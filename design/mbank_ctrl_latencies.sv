==> flow/design.v <==
module single_port_ram(clk,en,we,addr,din,dout);
	input logic clk,en,we;
	input logic [2:0] addr;
	input logic [7:0] din;
	output logic [7:0] dout;
	logic [7:0] mem [0:7];
	always_ff @(posedge clk) begin
		if(en) begin
			if(we)
				mem[addr] <= din;
			else
				dout <= mem[addr];
		end
	end
endmodule : single_port_ram
module multi_bank_spram_32x8_sep_lat (
    input  logic        clk,
    input  logic        en,
    input  logic        we,
    input  logic [4:0]  addr,
    input  logic [7:0]  din,
    output logic [7:0]  dout
);
    parameter READ_LATENCY  = 2;
    parameter WRITE_LATENCY = 2;
    logic [7:0] w1, w2, w3, w4;
    logic       we_fifo     [0:WRITE_LATENCY-1];
    logic [4:0] addrw_fifo  [0:WRITE_LATENCY-1];
    logic [7:0] din_fifo    [0:WRITE_LATENCY-1];
    logic [$clog2(WRITE_LATENCY):0] wr_wrptr = 0, wr_rdptr = 0;
    logic [4:0] addrr_fifo  [0:READ_LATENCY-1];
    logic [$clog2(READ_LATENCY):0] rd_wrptr = 0, rd_rdptr = 0;
    single_port_ram s1 (.clk(clk),
                        .en(en && (addrw_fifo[wr_rdptr][4:3] == 2'b00)),
                        .we(we_fifo[wr_rdptr] && (addrw_fifo[wr_rdptr][4:3] == 2'b00)),
                        .addr(addrw_fifo[wr_rdptr][2:0]),
                        .din(din_fifo[wr_rdptr]),
                        .dout(w1));
    single_port_ram s2 (.clk(clk),
                        .en(en && (addrw_fifo[wr_rdptr][4:3] == 2'b01)),
                        .we(we_fifo[wr_rdptr] && (addrw_fifo[wr_rdptr][4:3] == 2'b01)),
                        .addr(addrw_fifo[wr_rdptr][2:0]),
                        .din(din_fifo[wr_rdptr]),
                        .dout(w2));
    single_port_ram s3 (.clk(clk),
                        .en(en && (addrw_fifo[wr_rdptr][4:3] == 2'b10)),
                        .we(we_fifo[wr_rdptr] && (addrw_fifo[wr_rdptr][4:3] == 2'b10)),
                        .addr(addrw_fifo[wr_rdptr][2:0]),
                        .din(din_fifo[wr_rdptr]),
                        .dout(w3));
    single_port_ram s4 (.clk(clk),
                        .en(en && (addrw_fifo[wr_rdptr][4:3] == 2'b11)),
                        .we(we_fifo[wr_rdptr] && (addrw_fifo[wr_rdptr][4:3] == 2'b11)),
                        .addr(addrw_fifo[wr_rdptr][2:0]),
                        .din(din_fifo[wr_rdptr]),
                        .dout(w4));
    always_ff @(posedge clk) begin
        if (en && we) begin
            we_fifo[wr_wrptr]    <= we;
            addrw_fifo[wr_wrptr] <= addr;
            din_fifo[wr_wrptr]   <= din;
            wr_wrptr             <= (wr_wrptr + 1) % WRITE_LATENCY;
        end
        wr_rdptr <= (wr_rdptr + 1) % WRITE_LATENCY;
    end
    always_ff @(posedge clk) begin
        if (en && !we) begin
            addrr_fifo[rd_wrptr] <= addr;
            rd_wrptr             <= (rd_wrptr + 1) % READ_LATENCY;
        end
        rd_rdptr <= (rd_rdptr + 1) % READ_LATENCY;
    end
    always_comb begin
        unique case (addrr_fifo[rd_rdptr][4:3])
            2'b00: dout = w1;
            2'b01: dout = w2;
            2'b10: dout = w3;
            2'b11: dout = w4;
            default: dout = '0;
        endcase
    end
endmodule
Reports on multi_bank_spram_32x8_sep_lat. What the tools print for multi_bank_spram_32x8_sep_lat, step after step. Line numbers count from 1 in the design file above. Not given: n/a

Top module: multi_bank_spram_32x8_sep_lat. Clock input: clk. Cell library: sky130hd. Library corner: tt_025C_1v80.

After elaboration. Source: Yosys, flattened and elaborated, memories not mapped. Widths are those after wreduce. Registers that Yosys merges into a memory's read port (data or address) are not register bits. Print and check cells do not count. Equal cells are merged and count once. Memory sizes are those after Yosys's memory passes, which may raise the word count (mostly to a power of two), join words into wider ones and drop unused or constant bits.

The figure for flip-flop bits (word level) is 4. Under latch bits stands 0. Memory bits (writable): 294. Bits in read-only memories: 0. Clocked read ports x word width: 32. Memory cells: 8. The entry for input port bits reads 16. Output and inout bits: 8. For elaborated cells the number is 76.

For add/sub/neg operators the number is 4. Under $mul stands 0. Div/mod/pow operators: 0. Magnitude comparators: 0. The figure for eq/ne operators is 6. For shift-type cells the number is 0. For muxes and demuxes the number is 33. Bitwise logic cells: 4. Reduce/logical cells: 17.

Memories: s1.mem (words 8, width 8, rd ports 1, write ports 1, line 6) `logic [7:0] mem [0:7];`; s2.mem (words 8, width 8, rd ports 1, write ports 1, line 6); s3.mem (words 8, width 8, rd ports 1, write ports 1, line 6); s4.mem (words 8, width 8, rd ports 1, write ports 1, line 6); din_fifo (words 2, width 8, rd ports 1, write ports 1, line 29) `logic [7:0] din_fifo    [0:WRITE_LATENCY-1];`; addrr_fifo (words 2, width 5, rd ports 1, write ports 1, line 31) `logic [4:0] addrr_fifo  [0:READ_LATENCY-1];`.

Further memories, not shown: 2.

Operator list (count): two-way mux 8 bit (9); case mux 8 bit (select 4 bit) (1); two-way mux 3 bit (8); two-way mux 1 bit (13); logical AND 1 bit (10); two-way mux 5 bit (2); == test 2 bit (second input constant) (4); AND reduction 2 bit (4); adder 1 bit (second input constant) (4); inverter 1 bit (4); == test 2 x 1 -> 1 bit (second input constant) (2); zero test 2 bit (2); zero test 1 bit (1).

Logic depth. Depth = most cells in a row (Yosys ltp): at word level without a register or memory, in the mapped netlist without a sequential cell, where the memories' decode and read muxes count.

Under word-level depth stands 4. The figure for ABC_AREA is 0. Under depth in mapped cells stands 7. For mapped depth without buffers the number is 4.

Synthesis result. Yosys stat after the flow's synthesis: flattened, memories mapped to cells. It holds for the ABC_AREA given above (unset counts as 0); a run with the other value may have another netlist. Totals and module areas in this step are rounded.

The entry for mapped cells reads 609. The figure for chip area (Yosys) is 12500 µm². Sequential area: 9710 µm². Flip-flop cells: 324. Under buffer cells stands 20.

Cell types: sky130_fd_sc_hd__edfxtp_1 (count 322, total area 9.67E+03 µm²); sky130_fd_sc_hd__mux4_1 (count 33, total area 867.082 µm²); sky130_fd_sc_hd__mux4_2 (count 21, total area 472.954 µm²); sky130_fd_sc_hd__nand2_1 (count 82, total area 307.795 µm²); sky130_fd_sc_hd__mux2_2 (count 15, total area 168.912 µm²); sky130_fd_sc_hd__nor2_1 (count 31, total area 116.362 µm²); sky130_fd_sc_hd__buf_6 (count 10, total area 112.608 µm²); sky130_fd_sc_hd__a222oi_1 (count 9, total area 90.086 µm²); sky130_fd_sc_hd__a32oi_1 (count 9, total area 78.826 µm²); sky130_fd_sc_hd__nor3_4 (count 4, total area 65.062 µm²); sky130_fd_sc_hd__a22oi_1 (count 8, total area 60.058 µm²); sky130_fd_sc_hd__buf_2 (count 9, total area 45.043 µm²); sky130_fd_sc_hd__mux2_4 (count 3, total area 45.043 µm²); sky130_fd_sc_hd__mux2i_4 (count 2, total area 45.043 µm²); sky130_fd_sc_hd__nand3_1 (count 9, total area 45.043 µm²); sky130_fd_sc_hd__nor2b_1 (count 7, total area 43.792 µm²); sky130_fd_sc_hd__dfxtp_1 (count 2, total area 40.038 µm²); sky130_fd_sc_hd__and3_1 (count 5, total area 31.28 µm²).

Other cell types: 16; their cells: 28. The figures by module come from a second, unflattened synthesis with its own total; it is not the netlist above.

The figure for cell total of the unflattened synthesis is 582. Under area total of the unflattened synthesis stands 12700 µm².

Each row is one instance without its submodules.

By module: single_port_ram (instances 4, cells 124, area 2790 µm², sequential area 2160 µm²); multi_bank_spram_32x8_sep_lat (instances 1, cells 86, area 1580 µm², sequential area 1060 µm²).

Timing after synthesis. Path of least setup slack by OpenSTA after synthesis, without wires, with an ideal clock, recovery checks aside; 20% of the period is set as input and as output delay. Where synthesis merged equal registers, the netlist keeps one of their names.

Path type: reg2reg. From: reg wr_rdptr[0]. To: mem s2.mem[4][0]. Period: 2.12 ns. The entry for setup time reads 0.370 ns. Time at the first pin: 0.000 ns. The entry for data arrival time reads 1.770 ns. For data required time the number is 1.750 ns. Under setup slack stands -0.020 ns. The figure for path delay is 2.140 ns. The figure for driving pins on the path is 7. For buffers on the path the number is 2. Under synthesis period reached stands 2.14 ns.

"path delay" is the arrival time less input delay plus setup time. "driving pins on the path" counts driving pins, that of a launching flip-flop among them; a cell with two outputs on the path counts twice. "synthesis period reached" = period - worst setup slack (recovery checks aside). The figure is calculated, with input and output delays left at 20% of the set period. Between the ends stands the longest chain of elaborated cells between them, by number of cells; it is not shown to be the way that was timed. Of several equally long chains one is given. Each line given opens the expression or statement behind the cell; cells for indexed reads and writes are added by Yosys, which also makes memories of some case tables. A memory read counts as a cell of the chain, while the word-level depth stops at memories. Only ways into the end's enable, where the timed path ends, are counted here.

Cell sequence: sky130_fd_sc_hd__dfxtp_1 -> sky130_fd_sc_hd__buf_6 -> sky130_fd_sc_hd__mux2_4 -> sky130_fd_sc_hd__buf_6 -> sky130_fd_sc_hd__nor2_2 -> sky130_fd_sc_hd__nand2_2 -> sky130_fd_sc_hd__nor2_1. Cells in the longest elaborated chain: 5. For elaborated cells between the ends (all ways) the number is 9. Classes of those cells: eq/ne (1); mux (4); reduce/logical (2); memory (2).

RTL lines, path after synthesis: from (decl) (line 30) `logic [$clog2(WRITE_LATENCY):0] wr_wrptr = 0, wr_rdptr = 0;`; from (assign) (line 64) `wr_rdptr <= (wr_rdptr + 1) % WRITE_LATENCY;`; memory read (2 x 5 bit) (line 28) `logic [4:0] addrw_fifo  [0:WRITE_LATENCY-1];`; == test 2 x 1 -> 1 bit (line 41) `.we(we_fifo[wr_rdptr] && (addrw_fifo[wr_rdptr][4:3] == 2'b01)),`; logical AND 1 bit (line 41); two-way mux 3 bit (line 9) `if(we)`; two-way mux 3 bit (line 8) `if(en) begin`; to (decl) (line 6) `logic [7:0] mem [0:7];`.

Path in the finished layout. From the final timing report of run 2: the path of least setup slack in the routed layout; clock arrival at registers is part of the times.

Path type: reg2out. From: reg rd_rdptr[0]. To: out dout[3]. Period: 3.68 ns. For output delay the number is 0.74 ns. Time at the first pin: 0.52 ns. The entry for data arrival time reads 2.46 ns. For data required time the number is 2.94 ns. Under setup slack stands 0.48 ns. The figure for driving pins on the path is 5. For buffers on the path the number is 2.

Between the ends stands the longest chain of elaborated cells between them, by number of cells; it is not shown to be the way that was timed. Of several equally long chains one is given. A memory read counts as a cell of the chain, while the word-level depth stops at memories.

Cell sequence: sky130_fd_sc_hd__dfxtp_1 -> sky130_fd_sc_hd__mux2i_2 -> sky130_fd_sc_hd__buf_4 -> sky130_fd_sc_hd__mux4_1 -> sky130_fd_sc_hd__clkdlybuf4s50_1. Cells in the longest elaborated chain: 3. For elaborated cells between the ends (all ways) the number is 6. RTL lines with such cells: 2. Classes of those cells: eq/ne (3); mux (1); reduce/logical (1); memory (1).

RTL lines, path post-layout: from (decl) (line 32) `logic [$clog2(READ_LATENCY):0] rd_wrptr = 0, rd_rdptr = 0;`; from (assign) (line 71) `rd_rdptr <= (rd_rdptr + 1) % READ_LATENCY;`; memory read (2 x 5 bit) (line 31) `logic [4:0] addrr_fifo  [0:READ_LATENCY-1];`; == test 2 bit (line 74) `unique case (addrr_fifo[rd_rdptr][4:3])`; case mux 8 bit (select 4 bit) (line 74); to (decl) (line 22) `output logic [7:0]  dout`.

Appendix: measured runs

Design multi_bank_spram_32x8_sep_lat on sky130hd. What follows are 2 stored runs of the flow, each under its own settings; their order means nothing. The constraints put input and output delay at 20% of the set period each and load the outputs with 0.01 pF. "achieved clock period": clock period set for the run, less the worst setup slack. It is reckoned from that one timing run; input and output delays stay at 20% of the period that was set. By "worst path time" is meant the share of the clock period that the worst setup path is allowed (20% is reserved at inputs, 20% at outputs), minus its slack. Clock arrival times at its registers enter into it. The results are shown rounded.

Files of run 1:
==> flow/run.sh <==
#!/bin/bash
# the make line also repeats the synthesis and layout settings of config.mk as NAME=value (left out here)
make -C /OpenROAD-flow-scripts/flow DESIGN_CONFIG=/design/flow/config.mk WORK_HOME=/design/flow/orfs CLKGATE_MAP_FILE= finish
==> flow/config.mk <==
export PLATFORM = sky130hd
export DESIGN_NAME = multi_bank_spram_32x8_sep_lat
export DESIGN_NICKNAME = multi_bank_spram_32x8_sep_lat
export VERILOG_FILES = /design/flow/design.v
export SDC_FILE = /design/flow/constraint.sdc
export NUM_CORES = 4
export LEC_CHECK = 0
export ABC_AREA = 1
export CAP_MARGIN = 40
export CELL_PAD_IN_SITES_GLOBAL_PLACEMENT = 3
export CORE_MARGIN = 2
export CORE_UTILIZATION = 51
export CTS_CLUSTER_DIAMETER = 382
export CTS_CLUSTER_SIZE = 68
export GPL_ROUTABILITY_DRIVEN = 0
export GPL_TIMING_DRIVEN = 1
export PLACE_DENSITY_LB_ADDON = 0.08
export SETUP_SLACK_MARGIN = -0.27
export SLEW_MARGIN = 20
export TNS_END_PERCENT = 55
==> flow/constraint.sdc <==
create_clock -name core_clock -period 3.75 [get_ports {clk}]
set_input_delay 0.7500 -clock core_clock [delete_from_list [all_inputs] [get_ports {clk}]]
set_output_delay 0.7500 -clock core_clock [all_outputs]
set_load 0.01 [all_outputs]

Outcome of run 1: no results, placement failed with FLW-0024.

Files of run 2:
==> flow/run.sh <==
#!/bin/bash
# the make line also repeats the synthesis and layout settings of config.mk as NAME=value (left out here)
make -C /OpenROAD-flow-scripts/flow DESIGN_CONFIG=/design/flow/config.mk WORK_HOME=/design/flow/orfs CLKGATE_MAP_FILE= finish
==> flow/config.mk <==
export PLATFORM = sky130hd
export DESIGN_NAME = multi_bank_spram_32x8_sep_lat
export DESIGN_NICKNAME = multi_bank_spram_32x8_sep_lat
export VERILOG_FILES = /design/flow/design.v
export SDC_FILE = /design/flow/constraint.sdc
export NUM_CORES = 4
export LEC_CHECK = 0
export CAP_MARGIN = 20
export CORE_MARGIN = 2
export CORE_UTILIZATION = 40
export SLEW_MARGIN = 20
==> flow/constraint.sdc <==
create_clock -name core_clock -period 3.68 [get_ports {clk}]
set_input_delay 0.7360 -clock core_clock [delete_from_list [all_inputs] [get_ports {clk}]]
set_output_delay 0.7360 -clock core_clock [all_outputs]
set_load 0.01 [all_outputs]

Results of run 2. The post-layout utilization comes to 47.0 %. For the summed negative setup slack the run shows 0.000 ns. The post-route worst hold slack comes to 0.432 ns. For the die area the run shows 32700 µm². The achieved clock period stands at 3.199 ns. The setup slack of the worst path is 0.481 ns. The worst path time is 2.46 ns. Worst setup path kind: reg2out. The measured Yosys chip area after synthesis is 12500 µm².
